==> flow/design.v <==
`timescale 1ns / 1ps
module ScanRom(ScanValue, ScanCode);
    output reg [7:0]   ScanValue;
	 input      [7:0]   ScanCode;
    always @(ScanCode) begin
       case (ScanCode)
		    8'h45  : ScanValue = "0";
		    8'h16  : ScanValue = "1";
		    8'h1E  : ScanValue = "2";
		    8'h26  : ScanValue = "3";
		    8'h25  : ScanValue = "4";
		    8'h2E  : ScanValue = "5";
		    8'h36  : ScanValue = "6";
		    8'h3D  : ScanValue = "7";
		    8'h3E  : ScanValue = "8";
		    8'h46  : ScanValue = "9";
		    8'h55  : ScanValue = "+";
		    8'h7C  : ScanValue = "*";
		    8'h41  : ScanValue = "<";
		    8'h49  : ScanValue = ">";
		    8'h5A  : ScanValue = "=";
		    8'h76  : ScanValue = "E";
			 default: ScanValue = 8'hFF;
		 endcase
	 end
endmodule
module ps2kbd(KeyClk, KeyData, ScanValue, KbdCodeValid);
	 input                KeyClk, KeyData;
	 output     [7:0]     ScanValue;
	 output reg           KbdCodeValid;      
	 reg [7:0]            ScanCode, PreviousScanCode;
	 reg [3:0]            BitCtr;
   ScanRom S1 (ScanValue, ScanCode);
	 always @(negedge KeyClk) begin
       case (BitCtr)
		    0: begin
			       KbdCodeValid <= 0;
			       if(KeyData != 0) begin
					    ScanCode <= 0;
					    BitCtr <= 0;
					 end else BitCtr <= 1;     
				 end
		    1, 2, 3, 4, 5, 6, 7, 8 : begin 
			                             ScanCode[BitCtr-1] <= KeyData;
												  BitCtr <= BitCtr + 1;
                           		  end
		    9: begin
			       if(~(^ScanCode) != KeyData) begin   
					    ScanCode <= 0;
					    BitCtr <= 0; 
					 end else begin
					    BitCtr <= BitCtr + 1;  
						 if(PreviousScanCode == 8'hF0) begin  
					      KbdCodeValid <= 1;
					    end
					 end
				 end
		    10: begin
		          if(KeyData != 1) begin
				       ScanCode <= 0;      
						 PreviousScanCode <= 0;
						 BitCtr <= 0;
				    end
                PreviousScanCode <= ScanCode;
					 BitCtr <= 0;
					 KbdCodeValid <= 0;  
				  end  
		    default : begin
			              BitCtr <= 0;
							  KbdCodeValid <= 0;
						  end
		 endcase
	 end
endmodule
==> Reports on ps2kbd <==
Tool output for the design above, in the order of the flow.
Lines are those of the file above, counted from 1.
{ "design": {"design": "ps2kbd", "clock_port": "KeyClk", "library": "sky130hd", "lib_corner": "tt_025C_1v80"} }

==> Word-level counts <==
Counts by Yosys on the flattened word-level netlist (proc, flatten, opt, wreduce; memories kept). Register bits leave out memories and registers merged into their read ports (data or address). Print and check cells are left out. Cells with the same type and inputs are merged into one.
{ "bits": {"ff_bits": 21, "in_bits": 2, "output_inout_bits": 9, "word_cells": 64} }
{ "classes": {"n_addsub": 3, "n_eq": 33, "shifts": 2, "mux": 11, "n_logic": 5, "reduce_logical": 6} }
{ "op_table": {"columns": ["op", "count"], "rows": [
  ["case mux 8 bit (select 16 bit)", 1],
  ["equality test 8 x 7 -> 1 bit (second input constant)", 8],
  ["equality test 8 x 6 -> 1 bit (second input constant)", 6],
  ["variable shift 1 x 33 -> 8 bit", 1],
  ["variable shift 1 x 33 -> 8 bit (first input constant)", 1],
  ["negator 32 -> 33 bit", 1],
  ["case mux 8 bit (select 4 bit)", 1],
  ["two-way mux 8 bit", 3],
  ["equality test 4 x 3 -> 1 bit (second input constant)", 4],
  ["equality test 8 x 5 -> 1 bit (second input constant)", 2],
  ["equality test 4 bit (second input constant)", 3],
  ["case mux 4 bit (select 3 bit)", 1],
  ["!= test 2 bit (second input constant)", 5],
  ["equality test 4 x 2 -> 1 bit (second input constant)", 2],
  ["equality test 8 bit (second input constant)", 1],
  ["AND 8 bit", 1],
  ["bitwise OR 8 bit", 1],
  ["NOT 8 bit", 1],
  ["OR reduction 8 bit", 1],
  ["XOR reduction 8 bit", 1],
  ["subtractor 4 x 1 -> 5 bit (second input constant)", 1],
  ["adder 4 x 1 -> 4 bit (second input constant)", 1],
  ["equality test 4 x 1 -> 1 bit (second input constant)", 1],
  ["zero test 4 bit", 1],
  ["AND reduction 4 bit", 1],
  ["nonzero test 4 bit", 1],
  ["two-way mux 4 bit", 1],
  ["AND reduction 3 bit", 1]
]} }
Not listed: further kinds 4, cells in them 7.

==> Longest topological paths <==
Depth = most cells in a row (Yosys ltp): at word level without a register or memory, in the mapped netlist without a sequential cell, where the memories' decode and read muxes count.
{ "logic_depth": {"depth_word": 7, "ABC_AREA": 0, "mapped_depth": 13, "depth_no_buf": 12} }

==> Synthesis result <==
Source: synth_stat.txt of the flow (Yosys; design flattened, memories mapped). It holds for the ABC_AREA given above (unset counts as 0); a run with the other value may have another netlist.
{ "mapped": {"stdcells": 198, "yosys_area_um2": 1834.3, "ffs": 21, "n_buf": 5} }
{ "by_type": {"columns": ["type", "count"], "rows": [
  ["sky130_fd_sc_hd__edfxtp_1", 17],
  ["sky130_fd_sc_hd__ha_1", 25],
  ["sky130_fd_sc_hd__nand2_1", 26],
  ["sky130_fd_sc_hd__dfxtp_1", 4],
  ["sky130_fd_sc_hd__inv_1", 15],
  ["sky130_fd_sc_hd__nor2_1", 13],
  ["sky130_fd_sc_hd__a22oi_1", 5],
  ["sky130_fd_sc_hd__xor2_1", 4],
  ["sky130_fd_sc_hd__nand4_1", 5],
  ["sky130_fd_sc_hd__o22ai_1", 5],
  ["sky130_fd_sc_hd__a211oi_1", 4],
  ["sky130_fd_sc_hd__mux2i_1", 3],
  ["sky130_fd_sc_hd__nor4b_1", 3],
  ["sky130_fd_sc_hd__nand3_1", 5],
  ["sky130_fd_sc_hd__nor2b_1", 4],
  ["sky130_fd_sc_hd__nor3_1", 5],
  ["sky130_fd_sc_hd__a21o_1", 3],
  ["sky130_fd_sc_hd__xnor3_1", 1]
]} }
Not listed: further types 34, cells in them 51.
The figures by module come from a second, unflattened synthesis with its own total; it is not the netlist above.
{ "unflattened": {"cells_unflattened": 217, "hier_area_um2": 2094.5} }
Rows give one instance, submodules left out.
{ "modules": {"columns": ["mod", "instances", "cells", "area_um2", "seq_area_um2"], "rows": [
  ["ps2kbd", 1, 145, 1594.0, 590.6],
  ["ScanRom", 1, 72, 500.5, 0.0]
]} }

Module ps2kbd, platform sky130hd: 2 stored runs of the flow (Yosys, OpenROAD) with differing settings, in no particular order. Input and output delays are each 20% of the period that was set; the output load is 0.01 pF.
"power_mw" is the tool's figure for a default switching activity; nothing was simulated.

Entry A
==> flow/run.sh <==
#!/bin/bash
# the make line also repeats the synthesis and layout settings of config.mk as NAME=value (left out here)
make -C /OpenROAD-flow-scripts/flow DESIGN_CONFIG=/design/flow/config.mk WORK_HOME=/design/flow/orfs CLKGATE_MAP_FILE= finish
==> flow/config.mk <==
export PLATFORM = sky130hd
export DESIGN_NAME = ps2kbd
export DESIGN_NICKNAME = ps2kbd
export VERILOG_FILES = /design/flow/design.v
export SDC_FILE = /design/flow/constraint.sdc
export NUM_CORES = 4
export LEC_CHECK = 0
export CAP_MARGIN = 20
export CELL_PAD_IN_SITES_DETAIL_PLACEMENT = 1
export CELL_PAD_IN_SITES_GLOBAL_PLACEMENT = 1
export CORE_ASPECT_RATIO = 1.23
export CORE_MARGIN = 2
export CORE_UTILIZATION = 25
export SETUP_SLACK_MARGIN = 0.14
export SLEW_MARGIN = 20
==> flow/constraint.sdc <==
create_clock -name core_clock -period 5.21 [get_ports {KeyClk}]
set_input_delay 1.0420 -clock core_clock [delete_from_list [all_inputs] [get_ports {KeyClk}]]
set_output_delay 1.0420 -clock core_clock [all_outputs]
set_load 0.01 [all_outputs]

==> results of entry A, as JSON <==
{
  "worstSetupSlack_ns": -0.760,
  "fin_util_frac": 0.387,
  "cell_area_final_um2": 2751.4,
  "power_mw": 1.857,
  "holdWs_ns": 0.554,
  "timing.setup.tns_ns": -5.339,
  "die_footprint_um2": 8041.9,
  "post_synth_area_um2": 1834.3
}

Entry B
==> flow/run.sh <==
#!/bin/bash
# the make line also repeats the synthesis and layout settings of config.mk as NAME=value (left out here)
make -C /OpenROAD-flow-scripts/flow DESIGN_CONFIG=/design/flow/config.mk WORK_HOME=/design/flow/orfs CLKGATE_MAP_FILE= finish
==> flow/config.mk <==
export PLATFORM = sky130hd
export DESIGN_NAME = ps2kbd
export DESIGN_NICKNAME = ps2kbd
export VERILOG_FILES = /design/flow/design.v
export SDC_FILE = /design/flow/constraint.sdc
export NUM_CORES = 4
export LEC_CHECK = 0
export CAP_MARGIN = 20
export CORE_MARGIN = 2
export CORE_UTILIZATION = 40
export SLEW_MARGIN = 20
==> flow/constraint.sdc <==
create_clock -name core_clock -period 6.38 [get_ports {KeyClk}]
set_input_delay 1.2760 -clock core_clock [delete_from_list [all_inputs] [get_ports {KeyClk}]]
set_output_delay 1.2760 -clock core_clock [all_outputs]
set_load 0.01 [all_outputs]

==> results of entry B, as JSON <==
{
  "worstSetupSlack_ns": -0.434,
  "fin_util_frac": 0.613,
  "cell_area_final_um2": 2687.6,
  "power_mw": 1.498,
  "holdWs_ns": 0.571,
  "timing.setup.tns_ns": -2.684,
  "die_footprint_um2": 5143.0,
  "post_synth_area_um2": 1834.3
}
